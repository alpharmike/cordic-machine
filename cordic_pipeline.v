==> flow/design.v <==
`timescale 1ns / 1ps
module cordic_pipeline(clk, x0, y0, z0, out_x, out_y, out_z);
	parameter M = 6;
	parameter N = 10;
	parameter ITER_BIT = 4;
	parameter ITER_COUNT = 11;
	input clk;
	input signed [M + N - 1:0] x0;
	input signed [M + N - 1:0] y0;
	input signed [M + N - 1:0] z0;
	output signed [M + N - 1:0] out_x;
	output signed [M + N - 1:0] out_y;
	output signed [M + N - 1:0] out_z;
	reg signed [M + N - 1:0] atan_lut [ITER_COUNT:0];
	initial begin
		atan_lut[0] = 16'b0000001100100100;
		atan_lut[1] = 16'b0000000111011010;
		atan_lut[2] = 16'b0000000011111010;
		atan_lut[3] = 16'b0000000001111111;
		atan_lut[4] = 16'b0000000000111111;
		atan_lut[5] = 16'b0000000000011111;
		atan_lut[6] = 16'b0000000000001111;
		atan_lut[7] = 16'b0000000000000111;
		atan_lut[8] = 16'b0000000000000011;
		atan_lut[9] = 16'b0000000000000001;
		atan_lut[10] = 16'b0000000000000000;
		atan_lut[11] = 16'b0000000000000000;
	end
	wire signed [M + N - 1:0] x_values [ITER_COUNT:0];
	wire signed [M + N - 1:0] y_values [ITER_COUNT:0];
	wire signed [M + N - 1:0] z_values [ITER_COUNT:0];
	assign x_values[0] = x0;
	assign y_values[0] = y0;
	assign z_values[0] = z0;
	genvar i;
	generate
		for (i = 0; i < ITER_COUNT; i = i + 1)
			begin
				cordic_single_stage #(.m(M), .n(N), .iter_length(ITER_BIT)) stage (
					 .clk(clk), 
					 .x_in(x_values[i]), 
					 .y_in(y_values[i]), 
					 .z_in(z_values[i]), 
					 .i(i), 
					 .atan(atan_lut[i]), 
					 .x_out(x_values[i + 1]), 
					 .y_out(y_values[i + 1]), 
					 .z_out(z_values[i + 1])
				);
			end
	endgenerate
	assign out_x = x_values[ITER_COUNT];
	assign out_y = y_values[ITER_COUNT];
	assign out_z = z_values[ITER_COUNT];
endmodule
`timescale 1ns / 1ps
module cordic_single_stage #(parameter m = 6, parameter n = 10, parameter iter_length = 4)(clk, x_in, y_in, z_in, i, atan, x_out, y_out, z_out);
	input clk;
	input signed [m + n - 1:0] x_in, y_in, z_in;
	input signed [m + n - 1:0] atan;
	input [iter_length - 1:0] i;
	output reg [m + n - 1:0] x_out, y_out, z_out;
	reg signed [1:0] d;	
	always @(posedge clk) begin
		d = z_in[m + n - 1] == 1'b0 ? 1 : -1;
		x_out = x_in - d * (y_in >>> i);
		y_out = y_in + d * (x_in >>> i);
		z_out = z_in - d * atan;
	end
endmodule
# Tool chain data of cordic_pipeline
# Tool output for the design above, in the order of the flow.
# Lines are those of the file above, counted from 1.
# Library cell names are shortened.
# A cell with n/a has no value.
dict set report design {
  top {cordic_pipeline}
  clock {clk}
  lib {sky130hd}
  corner {tt_025C_1v80}
}

# Word level
# Source: Yosys, flattened and elaborated. Widths are those after wreduce; folded enables and synchronous resets count as part of the registers. Registers that Yosys merges into a memory's read port (data or address) are not register bits. Print and check cells do not count. Equal cells are merged and count once.
# Yosys's memory passes give these memory sizes; they may raise the number of words (mostly to a power of two), join words into wider ones and drop unused or constant bits.
dict set report word_totals {
  register_bits 528
  mem_bits_ro 160
  n_memories 1
  inputBits 49
  out_inout_bits 48
  word_cells 111
}
dict set report classes {
  add_sub_neg 33
  n_mul 33
  mux 11
}
# name size word_bits line_no
set mem_list {}
lappend mem_list {atan_lut 16 10 14} ;# reg signed [M + N - 1:0] atan_lut [ITER_COUNT:0];
# operator n
set ops {}
lappend ops {{2-bit by 16-bit multiplier with 16-bit output} 13}
lappend ops {{16-bit subtractor} 14}
lappend ops {{2-bit by 14-bit multiplier with 16-bit output} 2}
lappend ops {{2-bit by 15-bit multiplier with 16-bit output} 2}
lappend ops {{2-bit by 13-bit multiplier with 15-bit output} 2}
lappend ops {{2-bit by 12-bit multiplier with 14-bit output} 2}
lappend ops {{2-bit by 11-bit multiplier with 13-bit output} 2}
lappend ops {{16-bit adder} 3}
lappend ops {{2-bit by 10-bit multiplier with 12-bit output} 2}
lappend ops {{2-bit by 9-bit multiplier with 11-bit output} 2}
lappend ops {{2-bit by 8-bit multiplier with 10-bit output} 2}
lappend ops {{2-bit by 7-bit multiplier with 9-bit output} 2}
lappend ops {{2-bit by 6-bit multiplier with 8-bit output} 2}
lappend ops {{2-bit two-way mux} 11}
lappend ops {{16-bit by 10-bit adder with 16-bit output} 1}
lappend ops {{16-bit by 10-bit subtractor with 16-bit output} 1}
lappend ops {{16-bit by 11-bit adder with 16-bit output} 1}
lappend ops {{16-bit by 11-bit subtractor with 16-bit output} 1}
lappend ops {{16-bit by 12-bit adder with 16-bit output} 1}
lappend ops {{16-bit by 12-bit subtractor with 16-bit output} 1}
lappend ops {{16-bit by 13-bit adder with 16-bit output} 1}
lappend ops {{16-bit by 13-bit subtractor with 16-bit output} 1}
lappend ops {{16-bit by 14-bit adder with 16-bit output} 1}
lappend ops {{16-bit by 14-bit subtractor with 16-bit output} 1}
lappend ops {{16-bit by 15-bit adder with 16-bit output} 1}
lappend ops {{16-bit by 15-bit subtractor with 16-bit output} 1}
lappend ops {{16-bit by 8-bit adder with 16-bit output} 1}
lappend ops {{16-bit by 8-bit subtractor with 16-bit output} 1}
# Not listed: further kinds 2, cells in them 2.

# Longest topological paths
# Longest topological path by Yosys (ltp), each cell counted once; first at word level (registers and memories cut), then after technology mapping (sequential cells cut; the memories' decode and read muxes count).
dict set report depth {
  word_depth 3
  ABC_AREA 0
  depth_mapped 15
}

# After synthesis
# The flow's flattened synthesis, as Yosys stat reports it; memories are mapped. The netlist is that of the ABC_AREA named above (0 if unset); the other value can give another one.
# cell n area_total_um2
set by_type {}
lappend by_type {dfxtp_1 528 1.06E+04}
lappend by_type {ha_1 787 9.85E+03}
lappend by_type {fa_1 236 4.72E+03}
lappend by_type {inv_1 832 3.12E+03}
lappend by_type {xnor2_1 346 3.03E+03}
lappend by_type {a21oi_1 348 1741.67}
lappend by_type {nor2_1 416 1.56E+03}
lappend by_type {xor2_1 135 1.18E+03}
lappend by_type {a21o_1 139 1.04E+03}
lappend by_type {o21ai_0 189 945.907}
lappend by_type {o21a_1 76 570.547}
lappend by_type {nand2_1 137 514.243}
lappend by_type {nand2b_1 78 487.968}
lappend by_type {nor2b_1 72 450.432}
lappend by_type {o21bai_1 57 427.91}
lappend by_type {or2_2 57 356.592}
lappend by_type {nor3_1 71 355.341}
lappend by_type {nand3_1 53 265.254}
# Not listed: further types 61, cells in them 439.
dict set report synth_totals {
  cells 4996
  mapped_area_um2 44376.3
  seqArea_um2 10570.1
  ff_cells 528
  buf_cells 71
}
# By module: a second synthesis without flattening, with its own total; a netlist apart from the flattened one above.
dict set report unflattened {
  cells_unflattened 8164
  area_unflattened_um2 67708.7
}
# Rows give one instance, submodules left out.
# mod n_inst cells mod_area_um2
set by_module {}
lappend by_module {cordic_single_stage 11 742 6154.7}
lappend by_module {cordic_pipeline 1 2 7.5}

# Worst setup path after synthesis
# Path of least setup slack by OpenSTA after synthesis, without wires, with an ideal clock, recovery checks aside; 20% of the period is set as input and as output delay. Where synthesis merged equal registers, the netlist keeps one of their names.
dict set report synth_path {
  path_kind {input-to-reg}
  startpoint {input z0[15]}
  endpoint {register genblk1[0].stage.x_out[14]}
  period_ns 4.67
  in_delay_ns 0.934
  setup_time_ns 0.072
  launch_ns 0.934
  arrival_time_ns 4.057
  path_slack_ns 0.541
  delay_ns 3.195
  path_stages 15
  path_buffers 1
  synth_period_reached_ns 4.129
}
# "delay_ns" = arrival - input delay + setup time.
# "path_stages": output pins that drive a net of the path, with the launching flip-flop's if there is one; two outputs of one cell count as two.
# "synth_period_reached_ns" = period - worst setup slack (recovery checks aside). The figure is calculated, with input and output delays left at 20% of the set period.
# Between the ends stands the longest chain of elaborated cells between them, by number of cells; it is not shown to be the way that was timed. Of several equally long chains one is given.
# Each line given opens the expression or statement behind the cell; cells for indexed reads and writes are added by Yosys, which also makes memories of some case tables.
dict set report synth_between {
  cell_sequence {inv_1 -> clkbuf_1 -> nor2_1 -> ha_1 -> fa_1 -> inv_1 -> ha_1 -> a21o_1 -> a21oi_2 -> o21bai_1 -> a2111o_1 -> and3_4 -> or2_4 -> a221oi_2 -> xnor2_1}
  elab_chain_cells 3
  cone_cells 3
  classes_between {1 x add/sub; 1 x mul; 1 x mux}
}
# element line_no
set synth_rtl {}
lappend synth_rtl {{start, declared} 10} ;# input signed [M + N - 1:0] z0;
lappend synth_rtl {{2-bit two-way mux} 65} ;# d = z_in[m + n - 1] == 1'b0 ? 1 : -1;
lappend synth_rtl {{2-bit by 16-bit multiplier with 16-bit output} 66} ;# x_out = x_in - d * (y_in >>> i);
lappend synth_rtl {{16-bit subtractor} 66}
lappend synth_rtl {{end, assigned} 66}
lappend synth_rtl {{end, declared} 62} ;# output reg [m + n - 1:0] x_out, y_out, z_out;

# Worst path after layout
# Path of least setup slack in the final report of run 1 (OpenROAD, finished layout, wires in). Where an end is a register, its clock arrival counts in the times.
dict set report layout_path {
  path_kind {reg-to-reg}
  startpoint {register genblk1[4].stage.z_out[15]}
  endpoint {register genblk1[5].stage.y_out[14]}
  period_ns 4.22
  setup_time_ns 0.12
  launch_ns 0.64
  arrival_time_ns 4.20
  path_slack_ns 0.54
  path_stages 13
  path_buffers 0
}
# Between the ends stands the longest chain of elaborated cells between them, by number of cells; it is not shown to be the way that was timed. Of several equally long chains one is given.
dict set report layout_between {
  cell_sequence {dfxtp_1 -> clkinvlp_4 -> nor2_1 -> fa_1 -> fa_1 -> a21o_1 -> a21oi_1 -> o21bai_1 -> a2111o_1 -> nor3b_1 -> a2111oi_2 -> a21oi_1 -> xor2_1}
  elab_chain_cells 3
  cone_cells 3
  classes_between {1 x add/sub; 1 x mul; 1 x mux}
}
# element line_no
set layout_rtl {}
lappend layout_rtl {{start, declared} 62} ;# output reg [m + n - 1:0] x_out, y_out, z_out;
lappend layout_rtl {{start, assigned} 68} ;# z_out = z_in - d * atan;
lappend layout_rtl {{2-bit two-way mux} 65} ;# d = z_in[m + n - 1] == 1'b0 ? 1 : -1;
lappend layout_rtl {{2-bit by 11-bit multiplier with 13-bit output} 67} ;# y_out = y_in + d * (x_in >>> i);
lappend layout_rtl {{16-bit by 13-bit adder with 16-bit output} 67}
lappend layout_rtl {{end, assigned} 67}
lappend layout_rtl {{end, declared} 62}

# Design cordic_pipeline on sky130hd. What follows are 2 stored runs of the flow, each under its own settings; their order means nothing. The constraints put input and output delay at 20% of the set period each and load the outputs with 0.01 pF.
# By "clock_period_reached_ns" is meant the clock period of the run minus its worst setup slack. This is arithmetic on one report: input and output delays are still those of the set period (20% each).
# "worst_path_allowed_less_slack_ns" = time allowed to the worst setup path (clock period - input delay - output delay, where it has them) - its slack; a late launch clock adds to it, a late capture clock takes from it.
run="run 1" settings period_ns=4.22 CORE_UTILIZATION=34 SETUP_SLACK_MARGIN=0.36 PLACE_DENSITY_LB_ADDON=0.06 CELL_PAD_IN_SITES_GLOBAL_PLACEMENT=1 GPL_ROUTABILITY_DRIVEN=1 CTS_CLUSTER_SIZE=96 MIN_ROUTING_LAYER="met1" MAX_ROUTING_LAYER="met5" CAP_MARGIN=20 CORE_MARGIN=2 SLEW_MARGIN=20
run="run 1" results worst_setup_slack_ns=0.537 clock_period_reached_ns=3.683 die_footprint_um2=133426.0 hold_worst_slack_ns=0.326 fin_tns_ns=0.000 final_stdcell_area_um2=50312.0 worst_path_allowed_less_slack_ns=3.68 worstPathKind="reg-to-reg" synth_chip_area_um2=44376.3 post_route_util_pct=38.9
run="run 2" settings period_ns=4.88 CORE_UTILIZATION=45 PLACE_DENSITY=0.67 CORE_ASPECT_RATIO=0.61 CORE_MARGIN=8 CELL_PAD_IN_SITES_GLOBAL_PLACEMENT=1 CELL_PAD_IN_SITES_DETAIL_PLACEMENT=2 GPL_ROUTABILITY_DRIVEN=1 MIN_ROUTING_LAYER="met2" CAP_MARGIN=20 SLEW_MARGIN=20
run="run 2" results worst_setup_slack_ns=0.076 clock_period_reached_ns=4.804 die_footprint_um2=109227.0 hold_worst_slack_ns=0.326 fin_tns_ns=0.000 final_stdcell_area_um2=49268.5 worst_path_allowed_less_slack_ns=4.80 worstPathKind="reg-to-reg" synth_chip_area_um2=44376.3 post_route_util_pct=50.1
